==> flow/design.v <==
module FibNumberGenerator(
	input clk, reset, go, 
	input [4:0] numberIn,
	output done,
	output [15:0] numberOut
	);
	wire [15:0] counter;
	wire [4:0] count_to;
	wire mux_sel, counter_enb, count_en, cu_reset;
	dataPath dp(clk, reset, cu_reset, mux_sel, go, counter_enb, count_en, numberIn, count_to, counter, numberOut);
	controlUnit cu(clk, reset, go, counter, count_to, cu_reset, mux_sel, counter_enb, count_en, done);
endmodule
module MUX2_16bit(in0, in1, sel, out);
	input sel;
	input [15:0] in0, in1;
	output reg [15:0] out;
	always @(*) begin
		if (sel == 1'b0)
			out = in0;
		else
			out = in1;
	end
endmodule
module adder_16bit(x, y, res);
	input   [15:0] x, y;
	output  [15:0] res;
	assign res = x+y;
endmodule
module controlUnit(
	input clk, reset, load_input,
	input [4:0] counter, count_to,
	output reg internal_reset, mux_sel, load_output, counter_enb, done);
	reg[1:0] state;
	reg[1:0] nextState;
	initial begin
		state <= 0;
	end
	always @(posedge clk or negedge reset) begin
		if(~reset) begin									 
			state <= 0;
		end
		else begin											 
			state <= nextState;
		end
	end
	always @(*) begin
		mux_sel = 1; 										 
		internal_reset = 1;								 
		load_output = 0;
		counter_enb = 0; 
		done = 0;
		case (state)
			0: begin
				if (load_input) begin
					internal_reset = 0; 					 
					nextState = state + 1;
				end
				else 
					nextState = state;
			end
			1: begin
				mux_sel = 1;								 
				internal_reset = 1;						 
				counter_enb = 1;							 
				nextState = state + 1;
			end
			2: begin
				mux_sel = 0;								 
				counter_enb = 1;
				if(counter == count_to) begin			 
					load_output = 1;
					nextState = state + 1; 
				end
				else
					nextState = state;
			end
			3: begin
				done = 1;				
				nextState = 0;
			end
		endcase
	end
endmodule
module counter_5bit(clk, reset, count_en, count);
	input clk, reset, count_en;
	output reg [4:0] count;
	always @(posedge clk or negedge reset) begin
		if(~reset)
			count <= 0;
		else
			if(count_en)
				count <= count + 1'b1;
	end
endmodule
module dataPath(
	input clk, usr_reset, cu_reset, first_time, load_input, load_output, counter_enb,
	input [4:0] numberIn,
	output [4:0] count_to,
	output [4:0] count,
	output [15:0] nth_fib 
	);
	wire [15:0] sum;	
	wire [15:0] mux0_out;
	wire [15:0] mux1_out;
	wire [15:0] current_val;
	wire [15:0] prev_val;
	localparam [15:0] mux0_in1=1;
	localparam [15:0] mux1_in1=0;
	register_5bit input_reg(clk, usr_reset, load_input, numberIn, count_to); 
	register_16bit output_reg(clk, usr_reset, load_output, current_val, nth_fib); 
	counter_5bit counter(clk, usr_reset&cu_reset, counter_enb, count); 
	register_16bit current_reg(clk, usr_reset&cu_reset, 1'b1, sum, current_val); 
	register_16bit prev_reg(clk, usr_reset&cu_reset, 1'b1, current_val, prev_val);
	MUX2_16bit mux0(current_val, 1'b0 ,first_time, mux0_out); 
	MUX2_16bit mux1(prev_val, 1'b1 ,first_time, mux1_out);
	adder_16bit adder(mux0_out, mux1_out, sum);
endmodule
module register_16bit(clk, reset, load, d, q);
	input clk, reset, load;
	input  [15:0] d;
	output reg [15:0] q;
	always @(posedge clk or negedge reset) begin
		if(~reset)
			q <= 0;
		else
			if(load)
				q <= d;
	end
endmodule
module register_5bit(clk, reset, load, d, q);
	input clk, reset, load;
	input  [4:0] d;
	output reg [4:0] q;
	always @(posedge clk or negedge reset) begin
		if(~reset)
			q <= 0;
		else
			if(load)
				q <= d;
	end
endmodule
* Step by step through the tools: FibNumberGenerator
Tool output for the design above, in the order of the flow.
Line numbers count from 1 in the design file above.
Library cell names are shortened.
A cell with n/a has no value.
- Top module :: FibNumberGenerator
- Clock port :: clk
- Cell library :: sky130hd
- Corner :: tt_025C_1v80

* Elaborated design
Source: Yosys, flattened and elaborated, memories not mapped. Widths are those after wreduce. Registers that Yosys merges into a memory's read port (data or address) are not register bits. Print and check cells do not count. Equal cells are merged and count once.
- $add $sub $neg :: 3
- Equal/unequal tests :: 6
- Mux-type cells :: 12
- Bitwise gates (word level) :: 1
- Reduce/logical cells :: 7
** Operators with widths (number)
- two-way mux 16 bit :: 2
- adder 16 bit :: 1
- parallel mux 1 bit (select 2 bit) :: 5
- OR reduction 3 bit :: 3
- parallel mux 2 bit (select 4 bit) :: 1
- adder 5 x 1 -> 5 bit (second input constant) :: 1
- equality test 5 bit :: 1
- equality test 2 bit (second input constant) :: 2
- OR reduction 2 bit :: 2
- two-way mux 2 bit :: 2
- adder 2 x 1 -> 2 bit (second input constant) :: 1
- equality test 2 x 1 -> 1 bit (second input constant) :: 1
- inequality test 2 x 1 -> 1 bit (second input constant) :: 1
- inequality test 2 bit (second input constant) :: 1
- zero test 2 bit :: 1
- AND reduction 2 bit :: 1
- two-way mux 1 bit :: 2
- bitwise AND 1 bit :: 1
- Flip-flop bits (word level) :: 60
- Bits of input ports :: 8
- Output and inout port bits :: 17
- Word-level cells :: 35

* Depth
Longest topological path by Yosys (ltp), each cell counted once; first at word level (registers and memories cut), then after technology mapping (sequential cells cut; the memories' decode and read muxes count).
- Depth after elaboration :: 5
- ABC_AREA :: 1
- Mapped depth :: 18
- Depth with buffers taken out :: 16

* Mapped cells and area
Yosys stat after the flow's synthesis: flattened, memories mapped to cells. It holds for the ABC_AREA given above (unset counts as 0); a run with the other value may have another netlist.
- Cells in the netlist :: 412
- Chip area (Yosys) :: 3186.8 um^2
- Area of sequential cells :: 1501.4 um^2
- Flip-flops :: 60
- Buffer cells :: 9
** Cells by type (number)
- dfrtp_1 :: 60
- nand2_1 :: 162
- inv_1 :: 74
- ha_1 :: 20
- nand3_1 :: 32
- xor2_1 :: 8
- a21oi_1 :: 12
- nor2_1 :: 10
- xnor2_1 :: 3
- o21ai_0 :: 5
- fa_1 :: 1
- nand4_1 :: 3
- nor3_1 :: 3
- and2_1 :: 2
- buf_6 :: 1
- clkbuf_1 :: 3
- nand2_4 :: 1
- buf_2 :: 2
Not listed: further types 9, cells in them 10.

* Path before layout
Path of least setup slack by OpenSTA after synthesis, without wires, with an ideal clock, recovery checks aside; 20% of the period is set as input and as output delay. Where synthesis merged equal registers, the netlist keeps one of their names.
- Path kind :: reg2reg
- Start point :: register cu.state[0]
- End point :: register dp.current_reg.q[14]
- Period :: 2510 ps
- Setup time :: 117 ps
- Launch time at the first pin :: 0 ps
- Data arrival time :: 2367 ps
- Required time :: 2393 ps
- Path slack :: 26 ps
- Path delay :: 2484 ps
- Stages on the path :: 18
- Path buffers :: 2
- Synthesis period reached :: 2484 ps
"path delay" = arrival - input delay + setup time.
"stages on the path" counts driving pins, that of a launching flip-flop among them; a cell with two outputs on the path counts twice.
"synthesis period reached" = period - worst setup slack (recovery checks aside). The figure is calculated, with input and output delays left at 20% of the set period.
The rows between start and end are the longest chain of elaborated cells between them; the timing report does not say that the signal goes this way. Where chains are equally long, one stands for them.
Each line given opens the expression or statement behind the cell; cells for indexed reads and writes are added by Yosys, which also makes memories of some case tables.
- Cell sequence :: dfrtp_1 -> inv_1 -> ha_1 -> buf_2 -> buf_2 -> nand2_1 -> inv_1 -> ha_1 -> inv_1 -> fa_1 -> inv_1 -> nand3_1 -> nand2_1 -> nand2_1 -> nand2_1 -> nand2_1 -> nand3_1 -> nand2_1
- Length of the longest elaborated chain :: 5
- Elaborated cells on any way between the ends :: 9
- Source lines of those cells :: 3
- Classes of those cells :: add/sub: 1; eq/ne: 3; mux: 3; reduce/logical: 2
** Ends and longest elaborated chain, post-synthesis
- start, declared :: line 33 : reg[1:0] state;
- start, assigned :: line 40 : state <= 0;
- start, assigned :: line 43 : state <= nextState;
- equality test 2 x 1 -> 1 bit :: line 52 : case (state)
- OR reduction 3 bit
- parallel mux 1 bit (select 2 bit) :: line 52
- two-way mux 16 bit :: line 18 : if (sel == 1'b0)
- adder 16 bit :: line 27 : assign res = x+y;
- end, assigned :: line 124 : q <= 0;
- end, assigned :: line 127 : q <= d;
- end, declared :: line 121 : output reg [15:0] q;

# Flow runs of FibNumberGenerator

FibNumberGenerator on sky130hd: 2 stored runs with different settings, listed in no order. Input and output delays are each 20% of the period that was set; the output load is 0.01 pF.

** Run A
- Settings :: period_ns=1.98; CORE_UTILIZATION=64; SETUP_SLACK_MARGIN=0.2; PLACE_DENSITY=0.44; CORE_MARGIN=2; CELL_PAD_IN_SITES_GLOBAL_PLACEMENT=1; TNS_END_PERCENT=85; ABC_AREA=1; GPL_TIMING_DRIVEN=0; CAP_MARGIN=20; SLEW_MARGIN=40
- Outcome :: no final report: placement broke off with GPL-0301

** Run B
- Settings :: period_ns=1.74; CORE_UTILIZATION=71; PLACE_DENSITY_LB_ADDON=0.21; CORE_ASPECT_RATIO=0.59; CORE_MARGIN=5; TNS_END_PERCENT=65; ABC_AREA=0; GPL_TIMING_DRIVEN=0; GPL_ROUTABILITY_DRIVEN=0; CTS_CLUSTER_SIZE=36; MIN_ROUTING_LAYER=met2; MAX_ROUTING_LAYER=met5; CAP_MARGIN=20; SLEW_MARGIN=20
- Outcome :: no final report: routing broke off with GRT-0232
